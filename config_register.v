==> flow/design.v <==
`timescale 1ns / 1ps
module config_register #(
	parameter 			DATA_WIDTH = 32,
	parameter			ADDR_WIDTH = 10,
	parameter			SLV_NUM    = 3
	)(
	input 							pclk,
	input 							rst_b,
	input 							psel,
	input 							penable,
	input 							pwrite,
	input 		[DATA_WIDTH-1:0] 	pwdata,
	input 		[ADDR_WIDTH-1:0] 	paddr,
	output reg						pready,
	output reg	[DATA_WIDTH-1:0] 	prdata,
	output reg 	[SLV_NUM-1:0] 		way_en,
	output reg 						qos_en
	);
	wire 		apb_read;
	wire 		apb_write;
	assign apb_write = psel & penable & pwrite;
	assign apb_read  = psel & (~pwrite);
	always @(posedge pclk or negedge rst_b) begin
		if (!rst_b) begin
			prdata 	<= 32'd0;
			way_en 	<= 3'd0;
			qos_en 	<= 1'd0;
			pready 	<= 1'd0;
		end
		else if (apb_write) begin
			pready 	<= 1'd1;
			case(paddr)
				10'd0: 		qos_en 	<= pwdata[0];
				10'd1: 		way_en 	<= pwdata[2:0];
				default: 	begin
							qos_en 	<= qos_en;
							way_en 	<= way_en;
				end
			endcase
		end
		else if (apb_read) begin
			pready 	<= 1'd1;
			case(paddr)
				10'd0: 		prdata	<= {31'b0,qos_en};
				10'd1: 		prdata	<= {29'b0,way_en};
				default: 	prdata 	<= prdata;
			endcase
		end
		else begin
			pready 	<= 1'd0;
		end
	end
endmodule
* Step by step through the tools: config_register *
What the tools print for config_register, step after step.
Lines are those of the file above, counted from 1.
Operators carry their Yosys type and port widths (W data, S select, Z words).
Cell names lack the library's common part.
A cell with n/a has no value.

inputs
  top module = config_register
  clock port = pclk
  standard-cell library = sky130hd
  library corner = tt_025C_1v80

* Elaborated design *
Counts by Yosys on the flattened word-level netlist (proc, flatten, opt, wreduce; memories kept). Register bits leave out memories and registers merged into their read ports (data or address). Print and check cells are left out. Cells with the same type and inputs are merged into one.

word-level totals
  bits in writable memories = 0
  memories kept = 0
  output and inout port bits = 37
  memory bits (read-only) = 0
  elaborated cells = 18
  bits of input ports = 47
  clocked read ports x word width = 0
  bits in registers = 37
  latch bits = 0

operators by class
  mux-type cells = 3
  equality and inequality tests = 1
  multiply operators = 0
  divide/modulo/power cells = 0
  bitwise gates (word level) = 5
  shift operators = 0
  add/subtract/negate cells = 0
  magnitude comparators = 0
  reduce/logical cells = 5

operators with widths
  kind                   number
  $pmux W32 S2           1
  $eq A10 B1 Y1 const B  1
  $logic_not A10 Y1      1
  $reduce_and A2 Y1      2
  $and A1 B1 Y1          3
  $reduce_and A3 Y1      1
  $not A1 Y1             2
  $reduce_bool A2 Y1     1
  $mux W1                2

* Depth *
Longest topological path by Yosys (ltp), each cell counted once; first at word level (registers and memories cut), then after technology mapping (sequential cells cut; the memories' decode and read muxes count).

logic depth
  depth in word-level cells = 4
  ABC_AREA = 0
  mapped depth = 3
  depth with buffers taken out = 3

* Mapped cells and area *
Source: synth_stat.txt of the flow (Yosys; design flattened, memories mapped). It holds for the ABC_AREA given above (unset counts as 0); a run with the other value may have another netlist.

cell types
  type      number  area in all (um^2)
  buf_4     29      217.709
  dfrtp_1   8       200.192
  mux2_2    5       56.304
  nor4b_4   1       23.773
  nor4_4    1       21.27
  mux2i_1   2       20.019
  nand4_1   2       12.512
  and4b_2   1       11.261
  inv_1     3       11.261
  mux2_1    1       11.261
  and3b_1   1       8.758
  a21boi_0  1       7.507
  nand2_1   2       7.507
  and3_1    1       6.256
  conb_1    1       3.754
  nor2_1    1       3.754

mapped netlist
  buffer cells = 29
  flip-flop cells = 8
  synthesis area = 623.1 um^2
  area of sequential cells = 200.2 um^2
  standard cells after synthesis = 60

* Timing after synthesis *
OpenSTA on the mapped netlist: ideal clock, no wires. The path of least setup slack (recovery checks aside). Input and output delay are each 20% of the period. Register names are those of the netlist, which keeps one name where synthesis merged equal registers.

timing post-synthesis
  path kind = input to register
  start point = input paddr[4]
  end point = register prdata[0]
  required time = 1.662 ns
  path buffers = 0
  delay of the path = 1.016 ns
  setup slack = 0.416 ns
  time at the first pin = 0.358 ns
  arrival = 1.246 ns
  input delay = 0.358 ns
  setup time = 0.128 ns
  stages on the path = 3
  clock period = 1.79 ns
  synthesis period reached = 1.374 ns

"delay of the path" = arrival - input delay + setup time.
"stages on the path": output pins that drive a net of the path, with the launching flip-flop's if there is one; two outputs of one cell count as two.
"synthesis period reached" is the clock period less the worst setup slack; recovery checks do not enter. This is arithmetic on one report: input and output delays are still those of the set period (20% each).
The rows between start and end are the longest chain of elaborated cells between them; the timing report does not say that the signal goes this way. Where chains are equally long, one stands for them.
A line is the first line of the expression or statement that the cell stems from. Yosys adds cells for indexed reads and writes and turns some case tables into memories.
A register here has more assigning lines than the two given.

between the ends, post-synthesis
  cells stage by stage = nor4b_4 -> and4b_2 -> mux2_1
  cells in the longest elaborated chain = 3
  elaborated cells between the ends (all ways) = 5
  classes of those cells = eq/ne: 1; mux: 1; reduce/logical: 3

ends and longest elaborated chain, post-synthesis
  element             RTL line  RTL
  from (decl)         13        input [ADDR_WIDTH-1:0] paddr,
  $eq A10 B1 Y1       43        case(paddr)
  $reduce_bool A2 Y1  n/a
  $reduce_and A3 Y1   n/a
  to (assign)         44        10'd0: prdata <= {31'b0,qos_en};
  to (assign)         45        10'd1: prdata <= {29'b0,way_en};
  to (decl)           15        output reg [DATA_WIDTH-1:0] prdata,

* Worst path after layout *
Path of least setup slack in the final report of entry A (OpenROAD, finished layout, wires in). Where an end is a register, its clock arrival counts in the times.

timing post-layout
  path kind = input to register
  start point = input paddr[7]
  end point = register way_en[2]
  arrival = 1.30 ns
  time at the first pin = 0.30 ns
  input delay = 0.30 ns
  setup slack = 0.31 ns
  clock period = 1.48 ns
  required time = 1.61 ns
  stages on the path = 4
  setup time = 0.12 ns
  path buffers = 1

The rows between start and end are the longest chain of elaborated cells between them; the timing report does not say that the signal goes this way. Where chains are equally long, one stands for them.
A register here has more assigning lines than the two given.

between the ends, post-layout
  cells stage by stage = buf_6 -> nor4_4 -> nand4_1 -> mux2_4
  cells in the longest elaborated chain = 2
  elaborated cells between the ends (all ways) = 2
  classes of those cells = eq/ne: 1; reduce/logical: 1

ends and longest elaborated chain, post-layout
  element            RTL line  RTL
  from (decl)        13        input [ADDR_WIDTH-1:0] paddr,
  $eq A10 B1 Y1      32        case(paddr)
  $reduce_and A2 Y1  n/a
  to (assign)        34        10'd1: way_en <= pwdata[2:0];
  to (assign)        37        way_en <= way_en;
  to (decl)          16        output reg [SLV_NUM-1:0] way_en,

Data sheet: physical implementation of config_register

Measured data: module config_register, platform sky130hd, 2 stored runs of the flow under differing settings, order arbitrary. Input and output delays are each 20% of the period that was set; the output load is 0.01 pF.
By "achieved clock period (ns)" is meant the clock period of the run minus its worst setup slack. This is arithmetic on one report: input and output delays are still those of the set period (20% each).
"worst setup path time (ns)": the worst setup path's part of the clock period (all of it between registers, 20% less for each end at a port) less its slack. A launch clock that arrives late makes it longer, a capture clock that arrives late makes it shorter.
"finish__power__total": no workload was simulated; the value follows from the tool's default switching activity.

settings of entry A
{
  "period_ns": 1.48,
  "CORE_UTILIZATION": 39,
  "SETUP_SLACK_MARGIN": 0.37,
  "PLACE_DENSITY": 0.79,
  "CORE_MARGIN": 7,
  "TNS_END_PERCENT": 35,
  "GPL_ROUTABILITY_DRIVEN": 0,
  "CTS_CLUSTER_SIZE": 56,
  "CTS_CLUSTER_DIAMETER": 181,
  "SLEW_MARGIN": 25,
  "MAX_ROUTING_LAYER": "met5",
  "CAP_MARGIN": 20
}
report of entry A
yosys chip area after synthesis (um^2): 623.1
finish__design__die__area: 2912.8
finish__design__instance__area__stdcell: 802.0
finish__design__instance__utilization: 0.5324
finish__timing__setup__ws: 0.311
finish__timing__setup__tns: 0.000
finish__timing__hold__ws: 0.288
finish__power__total: 4.886e-04
achieved clock period (ns): 1.169
worst setup path time (ns): 0.87
worst setup path kind: input to register

settings of entry B
{
  "period_ns": 1.65,
  "CORE_UTILIZATION": 68,
  "SETUP_SLACK_MARGIN": 0.32,
  "PLACE_DENSITY_LB_ADDON": 0.27,
  "CORE_MARGIN": 2,
  "CELL_PAD_IN_SITES_GLOBAL_PLACEMENT": 1,
  "CELL_PAD_IN_SITES_DETAIL_PLACEMENT": 2,
  "GPL_TIMING_DRIVEN": 1,
  "CAP_MARGIN": 20,
  "SLEW_MARGIN": 20
}
report of entry B: did not finish, floorplan, PDN-0185
